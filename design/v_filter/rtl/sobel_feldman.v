==> flow/design.v <==
module multi_n1_ext2
#(
	parameter	D_WIDTH	= 8
)
(
	input	i_arst,
	input	i_clk,
	input	[D_WIDTH-1:0]i_d,
	output	[D_WIDTH+2-1:0]o_q
);
reg		[D_WIDTH+2-1:0]r_q_1P;
wire	[D_WIDTH+2-1:0]w_d_0P;
assign	w_d_0P	= {2'b00, i_d};
always@(posedge i_arst or posedge i_clk)
begin
	if (i_arst)
		r_q_1P	<= {D_WIDTH+2{1'b0}};
	else
		r_q_1P	<= ~w_d_0P+1'b1;
end
assign	o_q	= r_q_1P;
endmodule
module multi_n2_ext2
#(
	parameter	D_WIDTH	= 8
)
(
	input	i_arst,
	input	i_clk,
	input	[D_WIDTH-1:0]i_d,
	output	[D_WIDTH+2-1:0]o_q
);
reg		[D_WIDTH+2-1:0]r_q_1P;
wire	[D_WIDTH+2-1:0]w_d_0P;
assign	w_d_0P	= {1'b0, i_d, 1'b0};
always@(posedge i_arst or posedge i_clk)
begin
	if (i_arst)
		r_q_1P	<= {D_WIDTH+2{1'b0}};
	else
		r_q_1P	<= ~w_d_0P+1'b1;
end
assign	o_q	= r_q_1P;
endmodule
module multi_p1_ext2
#(
	parameter	D_WIDTH	= 8
)
(
	input	i_arst,
	input	i_clk,
	input	[D_WIDTH-1:0]i_d,
	output	[D_WIDTH+2-1:0]o_q
);
reg		[D_WIDTH+2-1:0]r_q_1P;
wire	[D_WIDTH+2-1:0]w_d_0P;
assign	w_d_0P	= {2'b00, i_d};
always@(posedge i_arst or posedge i_clk)
begin
	if (i_arst)
		r_q_1P	<= {D_WIDTH+2{1'b0}};
	else
		r_q_1P	<= w_d_0P;
end
assign	o_q	= r_q_1P;
endmodule
module multi_p2_ext2
#(
	parameter	D_WIDTH	= 8
)
(
	input	i_arst,
	input	i_clk,
	input	[D_WIDTH-1:0]i_d,
	output	[D_WIDTH+2-1:0]o_q
);
reg		[D_WIDTH+2-1:0]r_q_1P;
wire	[D_WIDTH+2-1:0]w_d_0P;
assign	w_d_0P	= {1'b0, i_d, 1'b0};
always@(posedge i_arst or posedge i_clk)
begin
	if (i_arst)
		r_q_1P	<= {D_WIDTH+2{1'b0}};
	else
		r_q_1P	<= w_d_0P;
end
assign	o_q	= r_q_1P;
endmodule
module sobel_feldman
#(
	parameter	Y_DEPTH	= 8
)
(
	input	i_arst,
	input	i_pclk,
	input	[Y_DEPTH-1:0]i_pixel_11_01,
	input	[Y_DEPTH-1:0]i_pixel_00_01,
	input	[Y_DEPTH-1:0]i_pixel_01_01,
	output	[Y_DEPTH-1:0]o_pixel
);
reg		[Y_DEPTH-1:0]r_p_11_00_1P, r_p_11_11_2P;
reg		[Y_DEPTH-1:0]r_p_00_00_1P, r_p_00_11_2P;
reg		[Y_DEPTH-1:0]r_p_01_00_1P, r_p_01_11_2P;
reg		[Y_DEPTH+2-1:0]r_gx_11_01_2P;
reg		[Y_DEPTH+2-1:0]r_gx_00_01_2P;
reg		[Y_DEPTH+2-1:0]r_gx_01_01_2P;
reg		[Y_DEPTH+2-1:0]r_gxs_11_4P, r_gxs_11_5P;
reg		[Y_DEPTH+2-1:0]r_gxs_00_4P, r_gxs_00_5P, r_gxs_00_6P, r_gxs_00_7P;
reg		[Y_DEPTH+2-1:0]r_gxs_01_4P, r_gxs_01_5P, r_gxs_01_6P;
reg		[Y_DEPTH+2-1:0]r_gy_11_01_2P;
reg		[Y_DEPTH+2-1:0]r_gy_00_01_2P;
reg		[Y_DEPTH+2-1:0]r_gy_01_01_2P;
reg		[Y_DEPTH+2-1:0]r_gys_11_4P, r_gys_11_5P;
reg		[Y_DEPTH+2-1:0]r_gys_00_4P, r_gys_00_5P, r_gys_00_6P, r_gys_00_7P;
reg		[Y_DEPTH+2-1:0]r_gys_01_4P, r_gys_01_5P, r_gys_01_6P;
reg		[Y_DEPTH+2-1:0]r_gxs_00_8P;
reg		[Y_DEPTH+2-1:0]r_gys_00_8P;
reg		[Y_DEPTH+2-1:0]r_g_9P;
reg		[Y_DEPTH-1:0]r_g_10P;
wire	[Y_DEPTH+2-1:0]w_gx_11_01_1P, w_gx_11_00_2P, w_gx_11_11_3P;
wire	[Y_DEPTH+2-1:0]w_gx_00_01_1P, w_gx_00_00_2P, w_gx_00_11_3P;
wire	[Y_DEPTH+2-1:0]w_gx_01_01_1P, w_gx_01_00_2P, w_gx_01_11_3P;
wire	[Y_DEPTH+2-1:0]w_gy_11_01_1P, w_gy_11_00_2P, w_gy_11_11_3P;
wire	[Y_DEPTH+2-1:0]w_gy_00_01_1P, w_gy_00_00_2P, w_gy_00_11_3P;
wire	[Y_DEPTH+2-1:0]w_gy_01_01_1P, w_gy_01_00_2P, w_gy_01_11_3P;
assign	w_gx_11_00_2P	= {Y_DEPTH+2{1'b0}};
assign	w_gx_00_00_2P	= {Y_DEPTH+2{1'b0}};
assign	w_gx_01_00_2P	= {Y_DEPTH+2{1'b0}};
assign	w_gy_00_01_1P	= {Y_DEPTH+2{1'b0}};
assign	w_gy_00_00_2P	= {Y_DEPTH+2{1'b0}};
assign	w_gy_00_11_3P	= {Y_DEPTH+2{1'b0}};
multi_n1_ext2
#(
	.D_WIDTH(Y_DEPTH)
)
inst_gx_11_11
(
	.i_arst	(i_arst),
	.i_clk	(i_pclk),
	.i_d	(r_p_11_11_2P),
	.o_q	(w_gx_11_11_3P)
);
multi_n2_ext2
#(
	.D_WIDTH(Y_DEPTH)
)
inst_gx_00_11
(
	.i_arst	(i_arst),
	.i_clk	(i_pclk),
	.i_d	(r_p_00_11_2P),
	.o_q	(w_gx_00_11_3P)
);
multi_n1_ext2
#(
	.D_WIDTH(Y_DEPTH)
)
inst_gx_01_11
(
	.i_arst	(i_arst),
	.i_clk	(i_pclk),
	.i_d	(r_p_01_11_2P),
	.o_q	(w_gx_01_11_3P)
);
multi_p1_ext2
#(
	.D_WIDTH(Y_DEPTH)
)
inst_gx_11_01
(
	.i_arst	(i_arst),
	.i_clk	(i_pclk),
	.i_d	(i_pixel_11_01),
	.o_q	(w_gx_11_01_1P)
);
multi_p2_ext2
#(
	.D_WIDTH(Y_DEPTH)
)
inst_gx_00_01
(
	.i_arst	(i_arst),
	.i_clk	(i_pclk),
	.i_d	(i_pixel_00_01),
	.o_q	(w_gx_00_01_1P)
);
multi_p1_ext2
#(
	.D_WIDTH(Y_DEPTH)
)
inst_gx_01_01
(
	.i_arst	(i_arst),
	.i_clk	(i_pclk),
	.i_d	(i_pixel_01_01),
	.o_q	(w_gx_01_01_1P)
);
multi_n1_ext2
#(
	.D_WIDTH(Y_DEPTH)
)
inst_gy_11_11
(
	.i_arst	(i_arst),
	.i_clk	(i_pclk),
	.i_d	(r_p_11_11_2P),
	.o_q	(w_gy_11_11_3P)
);
multi_n2_ext2
#(
	.D_WIDTH(Y_DEPTH)
)
inst_gy_11_00
(
	.i_arst	(i_arst),
	.i_clk	(i_pclk),
	.i_d	(r_p_11_00_1P),
	.o_q	(w_gy_11_00_2P)
);
multi_n1_ext2
#(
	.D_WIDTH(Y_DEPTH)
)
inst_gy_11_01
(
	.i_arst	(i_arst),
	.i_clk	(i_pclk),
	.i_d	(i_pixel_11_01),
	.o_q	(w_gy_11_01_1P)
);
multi_p1_ext2
#(
	.D_WIDTH(Y_DEPTH)
)
inst_gy_01_11
(
	.i_arst	(i_arst),
	.i_clk	(i_pclk),
	.i_d	(r_p_01_11_2P),
	.o_q	(w_gy_01_11_3P)
);
multi_p2_ext2
#(
	.D_WIDTH(Y_DEPTH)
)
inst_gy_01_00
(
	.i_arst	(i_arst),
	.i_clk	(i_pclk),
	.i_d	(r_p_01_00_1P),
	.o_q	(w_gy_01_00_2P)
);
multi_p1_ext2
#(
	.D_WIDTH(Y_DEPTH)
)
inst_gy_01_01
(
	.i_arst	(i_arst),
	.i_clk	(i_pclk),
	.i_d	(i_pixel_01_01),
	.o_q	(w_gy_01_01_1P)
);
always@(posedge i_arst or posedge i_pclk)
begin
	if (i_arst)
	begin
		r_p_11_00_1P	<= {Y_DEPTH{1'b0}};
		r_p_11_11_2P	<= {Y_DEPTH{1'b0}};
		r_p_00_00_1P	<= {Y_DEPTH{1'b0}};
		r_p_00_11_2P	<= {Y_DEPTH{1'b0}};
		r_p_01_00_1P	<= {Y_DEPTH{1'b0}};
		r_p_01_11_2P	<= {Y_DEPTH{1'b0}};
		r_gx_11_01_2P	<= {Y_DEPTH+2{1'b0}};
		r_gx_00_01_2P	<= {Y_DEPTH+2{1'b0}};
		r_gx_01_01_2P	<= {Y_DEPTH+2{1'b0}};
		r_gxs_11_4P		<= {Y_DEPTH+2{1'b0}};
		r_gxs_00_4P		<= {Y_DEPTH+2{1'b0}};
		r_gxs_01_4P		<= {Y_DEPTH+2{1'b0}};
		r_gxs_11_5P		<= {Y_DEPTH+2{1'b0}};
		r_gxs_00_5P		<= {Y_DEPTH+2{1'b0}};
		r_gxs_01_5P		<= {Y_DEPTH+2{1'b0}};
		r_gxs_00_6P		<= {Y_DEPTH+2{1'b0}};
		r_gxs_01_6P		<= {Y_DEPTH+2{1'b0}};
		r_gxs_00_7P		<= {Y_DEPTH+2{1'b0}};
		r_gy_11_01_2P	<= {Y_DEPTH+2{1'b0}};
		r_gy_00_01_2P	<= {Y_DEPTH+2{1'b0}};
		r_gy_01_01_2P	<= {Y_DEPTH+2{1'b0}};
		r_gys_11_4P		<= {Y_DEPTH+2{1'b0}};
		r_gys_00_4P		<= {Y_DEPTH+2{1'b0}};
		r_gys_01_4P		<= {Y_DEPTH+2{1'b0}};
		r_gys_11_5P		<= {Y_DEPTH+2{1'b0}};
		r_gys_00_5P		<= {Y_DEPTH+2{1'b0}};
		r_gys_01_5P		<= {Y_DEPTH+2{1'b0}};
		r_gys_00_6P		<= {Y_DEPTH+2{1'b0}};
		r_gys_01_6P		<= {Y_DEPTH+2{1'b0}};
		r_gys_00_7P		<= {Y_DEPTH+2{1'b0}};
		r_gxs_00_8P		<= {Y_DEPTH+2{1'b0}};
		r_gys_00_8P		<= {Y_DEPTH+2{1'b0}};
		r_g_9P			<= {Y_DEPTH+2{1'b0}};
		r_g_10P			<= {Y_DEPTH{1'b0}};
	end
	else
	begin
		r_p_11_00_1P	<= i_pixel_11_01;
		r_p_00_00_1P	<= i_pixel_00_01;
		r_p_01_00_1P	<= i_pixel_01_01;
		r_p_11_11_2P	<= r_p_11_00_1P;
		r_p_00_11_2P	<= r_p_00_00_1P;
		r_p_01_11_2P	<= r_p_01_00_1P;
		r_gx_11_01_2P	<= w_gx_11_01_1P;
		r_gx_00_01_2P	<= w_gx_00_01_1P;
		r_gx_01_01_2P	<= w_gx_01_01_1P;
		r_gxs_11_4P		<= w_gx_11_00_2P + w_gx_11_11_3P;
		r_gxs_00_4P		<= w_gx_00_00_2P + w_gx_00_11_3P;
		r_gxs_01_4P		<= w_gx_01_00_2P + w_gx_01_11_3P;
		r_gxs_11_5P		<= r_gxs_11_4P + r_gx_11_01_2P;
		r_gxs_00_5P		<= r_gxs_00_4P + r_gx_00_01_2P;
		r_gxs_01_5P		<= r_gxs_01_4P + r_gx_01_01_2P;
		r_gxs_00_6P		<= r_gxs_00_5P + r_gxs_11_5P;
		r_gxs_01_6P		<= r_gxs_01_5P;
		r_gxs_00_7P		<= r_gxs_00_6P + r_gxs_01_6P;
		r_gy_11_01_2P	<= w_gy_11_01_1P;
		r_gy_00_01_2P	<= w_gy_00_01_1P;
		r_gy_01_01_2P	<= w_gy_01_01_1P;
		r_gys_11_4P		<= w_gy_11_00_2P + w_gy_11_11_3P;
		r_gys_00_4P		<= w_gy_00_00_2P + w_gy_00_11_3P;
		r_gys_01_4P		<= w_gy_01_00_2P + w_gy_01_11_3P;
		r_gys_11_5P		<= r_gys_11_4P + r_gy_11_01_2P;
		r_gys_00_5P		<= r_gys_00_4P + r_gy_00_01_2P;
		r_gys_01_5P		<= r_gys_01_4P + r_gy_01_01_2P;
		r_gys_00_6P		<= r_gys_00_5P + r_gys_11_5P;
		r_gys_01_6P		<= r_gys_01_5P;
		r_gys_00_7P		<= r_gys_00_6P + r_gys_01_6P;
		if (r_gxs_00_7P[Y_DEPTH+2-1])
			r_gxs_00_8P	<= ~r_gxs_00_7P + 1'b1;
		else
			r_gxs_00_8P	<= r_gxs_00_7P;
		if (r_gys_00_7P[Y_DEPTH+2-1])
			r_gys_00_8P	<= ~r_gys_00_7P + 1'b1;
		else
			r_gys_00_8P	<= r_gys_00_7P;
		r_g_9P	<= r_gxs_00_8P + r_gys_00_8P;
		if (r_g_9P[Y_DEPTH+2-1] || r_g_9P[Y_DEPTH+2-2])
			r_g_10P	<= {Y_DEPTH{1'b0}};
		else
			r_g_10P	<= r_g_9P[Y_DEPTH-1:0];
	end
end
assign	o_pixel	= r_g_10P;
endmodule
## From RTL to reports: sobel_feldman

What the tools print for sobel_feldman, step after step.
Line numbers count from 1 in the design file above.
Operators: Yosys type, input widths -> output width; for muxes data width and select width s.
Not given: n/a

| design | value |
|---|---|
| top module | sobel_feldman |
| clock input | i_pclk |
| library | sky130hd |
| corner | tt_025C_1v80 |

## Word-level counts

Yosys after proc, flatten, opt, wreduce and memory -nomap, before mapping. Enables and synchronous resets that opt folds into registers are not counted as muxes. Memory bits, and registers merged into a memory's read port (data or address), are not among the register bits. Print and check cells are not counted.

| operators by class | value |
|---|---|
| $add $sub $neg | 18 |
| reductions and logical operators | 1 |
| multiplexer cells | 3 |
| bitwise gates (word level) | 7 |

Operator list:

| operator | number |
|---|---|
| $add 10x1->10 const B | 7 |
| $add 10x10->10 | 6 |
| $add 10x8->10 | 3 |
| $not 8->10 | 3 |
| $not 10->10 | 2 |
| $not 9->10 | 2 |
| $mux 10 | 2 |
| $add 10x9->10 | 1 |
| $add 9x8->10 | 1 |
| $mux 8 | 1 |
| $logic_or 1x1->1 | 1 |

| word-level totals | value |
|---|---|
| bits in registers | 370 |
| output and inout port bits | 8 |

## Depth

Depth = most cells in a row (Yosys ltp): at word level without a register or memory, in the mapped netlist without a sequential cell, where the memories' decode and read muxes count.

| depth | value |
|---|---|
| depth after elaboration | 3 |
| ABC_AREA | 0 |
| mapped depth | 8 |

## After synthesis

Yosys stat after the flow's synthesis: flattened, memories mapped to cells. It holds for the ABC_AREA given above (unset counts as 0); a run with the other value may have another netlist.
The area totals of this step are shown rounded.

Cells by type:

| cell type | number |
|---|---|
| sky130_fd_sc_hd__dfrtp_1 | 297 |
| sky130_fd_sc_hd__ha_1 | 97 |
| sky130_fd_sc_hd__xnor2_1 | 95 |
| sky130_fd_sc_hd__xor2_1 | 31 |
| sky130_fd_sc_hd__nor2_1 | 69 |
| sky130_fd_sc_hd__a21o_1 | 23 |
| sky130_fd_sc_hd__nand2_1 | 39 |
| sky130_fd_sc_hd__a21oi_1 | 29 |
| sky130_fd_sc_hd__o21ai_0 | 27 |
| sky130_fd_sc_hd__inv_1 | 29 |
| sky130_fd_sc_hd__nor3_1 | 21 |
| sky130_fd_sc_hd__fa_1 | 5 |
| sky130_fd_sc_hd__a211oi_1 | 13 |
| sky130_fd_sc_hd__o21a_1 | 10 |
| sky130_fd_sc_hd__and2_1 | 11 |
| sky130_fd_sc_hd__o41ai_2 | 4 |
| sky130_fd_sc_hd__o211ai_1 | 7 |
| sky130_fd_sc_hd__o31ai_1 | 7 |

Not listed: further types 35, cells in them 80.

| mapped netlist | value |
|---|---|
| sequential part of the area | 7430 µm² |
| flip-flop cells | 297 |
| cell count | 894 |
| cell area after synthesis | 12000 µm² |
| buffer cells | 2 |

By module: a second synthesis without flattening, with its own total; a netlist apart from the flattened one above.

| second synthesis, totals | value |
|---|---|
| cells (unflattened synthesis) | 1138 |
| area total of the unflattened synthesis | 15600 µm² |

Each row is one instance without its submodules.

Modules:

| module | cells | area (µm²) | instances |
|---|---|---|---|
| sobel_feldman | 890 | 12000 | 1 |
| multi_n1_ext2 #(D_WIDTH=8) | 29 | 383 | 4 |
| multi_p1_ext2 #(D_WIDTH=8) | 12 | 223 | 4 |
| multi_n2_ext2 #(D_WIDTH=8) | 30 | 364 | 2 |
| multi_p2_ext2 #(D_WIDTH=8) | 12 | 223 | 2 |

## Timing after synthesis

Source: OpenSTA report_checks on the synthesized netlist (no wires, ideal clock, input and output delay 20% of the period each), path of least setup slack; recovery checks are left aside. Register names are those of the netlist, which keeps one name where synthesis merged equal registers.

| timing path post-synthesis | value |
|---|---|
| path type | flip-flop to flip-flop |
| start point | reg inst_gy_11_00.r_q_1P[1] |
| end point | reg r_gys_11_4P[9] |
| setup slack | 1.528 ns |
| period | 3.52 ns |
| buffers on the path | 0 |
| data required time | 3.390 ns |
| driving pins on the path | 8 |
| arrival time | 1.862 ns |
| setup time | 0.130 ns |
| delay of the path | 1.992 ns |
| synthesis period reached | 1.992 ns |

"delay of the path" is the arrival time less input delay plus setup time.
"driving pins on the path": output pins that drive a net of the path, with the launching flip-flop's if there is one; two outputs of one cell count as two.
"synthesis period reached" = period - worst setup slack (recovery checks aside). The figure is calculated, with input and output delays left at 20% of the set period.
Between the ends stands the longest chain of elaborated cells between them, by number of cells; it is not shown to be the way that was timed. Of several equally long chains one is given.
Each line given opens the expression or statement behind the cell; cells for indexed reads and writes are added by Yosys, which also makes memories of some case tables.

| on the way, post-synthesis | value |
|---|---|
| cell sequence | sky130_fd_sc_hd__dfrtp_1 -> sky130_fd_sc_hd__ha_1 -> sky130_fd_sc_hd__fa_1 -> sky130_fd_sc_hd__a21o_1 -> sky130_fd_sc_hd__a211oi_1 -> sky130_fd_sc_hd__nor2_1 -> sky130_fd_sc_hd__o41ai_2 -> sky130_fd_sc_hd__xnor2_1 |
| length of the longest elaborated chain | 1 |
| elaborated cells between the ends (all ways) | 1 |
| source lines of those cells | 1 |
| classes of those cells | 1 x add/sub |

Ends and longest elaborated chain, post-synthesis:

| element | line | source |
|---|---|---|
| start: declaration | 33 | `reg [D_WIDTH+2-1:0]r_q_1P;` |
| start: assignment | 39 | `r_q_1P <= {D_WIDTH+2{1'b0}};` |
| start: assignment | 41 | `r_q_1P <= ~w_d_0P+1'b1;` |
| $add 10x10->10 | 326 | `r_gys_11_4P <= w_gy_11_00_2P + w_gy_11_11_3P;` |
| end: assignment | 289 | `r_gys_11_4P <= {Y_DEPTH+2{1'b0}};` |
| end: assignment | 326 |  |
| end: declaration | 113 | `reg [Y_DEPTH+2-1:0]r_gys_11_4P, r_gys_11_5P;` |

## Worst path after layout

From the final timing report of run 1: the path of least setup slack in the routed layout; clock arrival at registers is part of the times.

| timing path after layout | value |
|---|---|
| path type | flip-flop to flip-flop |
| start point | reg r_gxs_00_5P[1] |
| end point | reg r_gxs_00_6P[9] |
| setup slack | -0.65 ns |
| arrival time | 2.48 ns |
| period | 1.38 ns |
| data required time | 1.83 ns |
| setup time | 0.10 ns |
| driving pins on the path | 8 |
| buffers on the path | 0 |

Between the ends stands the longest chain of elaborated cells between them, by number of cells; it is not shown to be the way that was timed. Of several equally long chains one is given.

| on the way, after layout | value |
|---|---|
| cell sequence | sky130_fd_sc_hd__dfrtp_1 -> sky130_fd_sc_hd__ha_2 -> sky130_fd_sc_hd__fa_2 -> sky130_fd_sc_hd__a21o_1 -> sky130_fd_sc_hd__a211oi_2 -> sky130_fd_sc_hd__nor2_2 -> sky130_fd_sc_hd__o41ai_4 -> sky130_fd_sc_hd__xnor2_2 |
| length of the longest elaborated chain | 1 |
| elaborated cells between the ends (all ways) | 1 |
| source lines of those cells | 1 |
| classes of those cells | 1 x add/sub |

Ends and longest elaborated chain, after layout:

| element | line | source |
|---|---|---|
| start: declaration | 108 | `reg [Y_DEPTH+2-1:0]r_gxs_00_4P, r_gxs_00_5P, r_gxs_00_6P, r_gxs_00_7P;` |
| start: assignment | 281 | `r_gxs_00_5P <= {Y_DEPTH+2{1'b0}};` |
| start: assignment | 318 | `r_gxs_00_5P <= r_gxs_00_4P + r_gx_00_01_2P;` |
| $add 10x10->10 | 320 | `r_gxs_00_6P <= r_gxs_00_5P + r_gxs_11_5P;` |
| end: assignment | 283 | `r_gxs_00_6P <= {Y_DEPTH+2{1'b0}};` |
| end: assignment | 320 |  |
| end: declaration | 108 |  |

## Implementation results

Flow measurements of sobel_feldman on sky130hd: 2 stored runs with different settings, listed in no order. Input and output delays are each 20% of the period that was set; the output load is 0.01 pF.
"total power after layout": no workload was simulated; the value follows from the tool's default switching activity.
Results are given in rounded form.
A setting shown as - is not set for that run.

| stored run | period_ns | CORE_UTILIZATION | GPL_TIMING_DRIVEN | CTS_CLUSTER_DIAMETER | SLEW_MARGIN | MIN_ROUTING_LAYER | CAP_MARGIN | CORE_MARGIN | SETUP_SLACK_MARGIN | chip area in the Yosys report (µm²) | total die area (µm²) | std-cell area (final layout) (µm²) | setup slack of the worst path (ns) | setup TNS (ns) | total power after layout (µW) |
|---|---|---|---|---|---|---|---|---|---|---|---|---|---|---|---|
| run 1 | 1.38 | 32 | 0 | 162 | 20 | met1 | 20 | 2 | - | 12000 | 39000 | 16000 | -0.651 | -22.4 | 32000 |
| run 2 | 2.25 | 40 | - | - | 20 | - | 20 | 2 | -0.22 | 12000 | 31300 | 13900 | 0.195 | 0.000 | 16900 |
